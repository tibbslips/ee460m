==> flow/design.v <==
module clk1Hz(clk100Mhz, s_clk);
	input clk100Mhz;  
	output reg s_clk;  
	reg[27:0] counter;
	initial begin
		counter = 0;
	end
	always @ (posedge clk100Mhz)
	begin
		counter <= counter + 1;  
		if(counter < 50000000) begin
			s_clk <= 1'b1;
		end
		else if (counter >= 50000000 && counter < 100000000) begin
			s_clk <= 1'b0;
		end
		else begin
			counter <= 0;
		end
	end
endmodule
module clk1kHz(clk100Mhz, f_clk);
	input clk100Mhz;  
	output reg f_clk;  
	reg[17:0] counter;
	initial begin
		counter = 0;
	end
	always @ (posedge clk100Mhz)
	begin
		counter <= counter + 1;  
		if(counter < 50000) begin
			f_clk <= 1'b1;
		end
		else if (counter >= 50000 && counter < 100000) begin
			f_clk <= 1'b0;
		end
		else begin
			counter <= 0;
		end
	end
endmodule
module clk_top(native_clk, f_clk_LED, s_clk_LED);
	input native_clk;
	output wire f_clk_LED, s_clk_LED;
	clk1kHz f_clk(native_clk, f_clk_LED);
	clk1Hz  s_clk(native_clk, s_clk_LED);
endmodule
# Step by step through the tools: clk_top
# The steps from the RTL of clk_top to its reports follow in flow order.
# Lines are those of the file above, counted from 1.
# Operators: Yosys type, input widths -> output width; for muxes data width and select width s.
# Cell names lack the library's common part.
# Not given: --
# design
top,clk_top
clk_port,native_clk
cell_library,sky130hd
pvt_corner,tt_025C_1v80

# Elaborated design
# Yosys after proc, flatten, opt, wreduce and memory -nomap, before mapping. Enables and synchronous resets that opt folds into registers are not counted as muxes. Memory bits, and registers merged into a memory's read port (data or address), are not among the register bits. Print and check cells are not counted. Equal cells are merged and count once.
# bits
reg_bits,48
in_bits,1
output_inout_bits,2
wordCells,18
# classes
addsub,2
n_cmp,6
n_mux,4
reduce_and_logical,2
# op_table
op,count
$mux 28,2
$mux 18,2
$add 28x1->28 const B,1
$ge 28x26->1 const B,1
$lt 28x26->1 const B,1
$lt 28x27->1 const B,1
$add 18x1->18 const B,1
$ge 18x16->1 const B,1
$lt 18x16->1 const B,1
$lt 18x17->1 const B,1
$logic_and 1x1->1,2

# Logic depth
# Longest topological path by Yosys (ltp), each cell counted once; first at word level (registers and memories cut), then after technology mapping (sequential cells cut; the memories' decode and read muxes count).
# depth
ltp_word,4
ABC_AREA,0
mapped_depth,5
ltp_nobuf,5

# Mapped cells and area
# The flow's flattened synthesis, as Yosys stat reports it; memories are mapped. The netlist is that of the ABC_AREA named above (0 if unset); the other value can give another one.
# Totals and module areas in this step are rounded.
# synth_totals
mapped_cells,256
yosys_area_um2,2290
seq_area_um2,961
flip_flops,48
buffers,10
# types
cell,count,type_area_um2
dfxtp_1,48,960.922
nor3_1,26,130.125
a211oi_1,16,120.115
xor2_1,12,105.101
xnor2_1,9,78.826
nand3_1,14,70.067
nand4_1,11,68.816
and4_1,7,61.309
or4_1,8,60.058
nand2_1,15,56.304
o21ai_0,11,55.053
o31ai_1,7,52.55
ha_1,4,50.048
or3_1,8,50.048
inv_1,9,33.782
clkbuf_1,7,26.275
a211oi_2,2,25.024
nor3b_1,3,22.522
# Other cell types: 21; their cells: 39.
# By module: a second synthesis without flattening, with its own total; a netlist apart from the flattened one above.
# unflattened
cells_unflattened,256
hier_area_um2,2260
# Each row is one instance without its submodules.
# modules
module,instances,n_cells,area_um2,mod_seq_area_um2
clk1Hz,1,156,1370,581
clk1kHz,1,100,891,380
clk_top,1,0,0.0,0.0

# Worst setup path after synthesis
# Path of least setup slack by OpenSTA after synthesis, without wires, with an ideal clock, recovery checks aside; 20% of the period is set as input and as output delay. Where synthesis merged equal registers, the netlist keeps one of their names.
# synth_path
path_type,register to register
start,register s_clk.counter[5]
end,register s_clk.counter[21]
tclk_ns,3.0
setup_ns,0.080
launch_ns,0.000
arrival_ns,1.791
t_required_ns,2.920
path_slack_ns,1.130
delay_ns,1.871
stages,6
n_path_buf,1
period_less_setup_slack_ns,1.87
# "delay_ns" is the arrival time less input delay plus setup time.
# "stages": output pins that drive a net of the path, with the launching flip-flop's if there is one; two outputs of one cell count as two.
# "period_less_setup_slack_ns" = period - worst setup slack (recovery checks aside). The figure is calculated, with input and output delays left at 20% of the set period.
# The rows between start and end are the longest chain of elaborated cells between them; the timing report does not say that the signal goes this way. Where chains are equally long, one stands for them.
# A line is the first line of the expression or statement that the cell stems from. Yosys adds cells for indexed reads and writes and turns some case tables into memories.
# synth_via
path_cell_list,dfxtp_1 -> nand3_1 -> or4_1 -> buf_2 -> or4_4 -> a211oi_2
elab_chain_len,4
cells_between,7
cone_lines,3
cone_classes,add/sub: 1; compare: 3; mux: 2; reduce/logical: 1
# synth_lines
element,line,text
from (decl),4,reg[27:0] counter;
from (assign),10,counter <= counter + 1;
from (assign),18,counter <= 0;
$ge 28x26->1,14,else if (counter >= 50000000 && counter < 100000000) begin
$logic_and 1x1->1,14,
$mux 28,14,
$mux 28,11,if(counter < 50000000) begin
to (assign),10,
to (assign),18,
to (decl),4,

# Path in the finished layout
# Path of least setup slack in the final report of entry A (OpenROAD, finished layout, wires in). Where an end is a register, its clock arrival counts in the times.
# layout_path
path_type,register to register
start,register s_clk.counter[10]
end,register s_clk.counter[15]
tclk_ns,2.18
setup_ns,0.09
launch_ns,0.29
arrival_ns,2.18
t_required_ns,2.37
path_slack_ns,0.19
stages,6
n_path_buf,1
# The rows between start and end are the longest chain of elaborated cells between them; the timing report does not say that the signal goes this way. Where chains are equally long, one stands for them.
# layout_via
path_cell_list,dfxtp_1 -> or4_1 -> o21bai_1 -> a211oi_4 -> buf_4 -> a211oi_1
elab_chain_len,4
cells_between,7
cone_lines,3
cone_classes,add/sub: 1; compare: 3; mux: 2; reduce/logical: 1
# layout_lines
element,line,text
from (decl),4,reg[27:0] counter;
from (assign),10,counter <= counter + 1;
from (assign),18,counter <= 0;
$ge 28x26->1,14,else if (counter >= 50000000 && counter < 100000000) begin
$logic_and 1x1->1,14,
$mux 28,14,
$mux 28,11,if(counter < 50000000) begin
to (assign),10,
to (assign),18,
to (decl),4,

# clk_top through Yosys and OpenROAD on sky130hd: 2 stored runs, unordered, with their settings and measured results. The constraints put input and output delay at 20% of the set period each and load the outputs with 0.01 pF.
# "timing.achieved_period_ns": clock period set for the run, less the worst setup slack. It is reckoned from that one timing run; input and output delays stay at 20% of the period that was set.
# By "timing.worst_path_ns" is meant the share of the clock period that the worst setup path is allowed (20% is reserved at inputs, 20% at outputs), minus its slack. Clock arrival times at its registers enter into it.
# "totalPower_mw": no workload was simulated; the value follows from the tool's default switching activity.
# The results are shown rounded.
# A setting shown as n/a is not set for that run.
run name,period_ns,CORE_UTILIZATION,PLACE_DENSITY_LB_ADDON,TNS_END_PERCENT,CTS_CLUSTER_SIZE,CAP_MARGIN,SLEW_MARGIN,MIN_ROUTING_LAYER,MAX_ROUTING_LAYER,CORE_MARGIN,CELL_PAD_IN_SITES_GLOBAL_PLACEMENT,ABC_AREA,GPL_ROUTABILITY_DRIVEN,hold_worst_slack_ns,stdcell_area_um2,layout_utilization_pct,yosys.chip_area_um2,timing.achieved_period_ns,total_die_area_um2,setupTns_ns,timing.worst_path_ns,worstPathKind,totalPower_mw,ws_setup_ns
entry A,2.18,19,0.12,35,42,0,10,met1,met4,2,n/a,n/a,n/a,0.472,2770,23.3,2290,1.987,12900,0.000,1.99,register to register,1.85,0.193
entry B,3.55,15,0.07,60,n/a,20,20,met2,n/a,2,3,0,0,0.476,2730,18.2,2290,2.133,16300,0.000,2.13,register to register,1.19,1.42
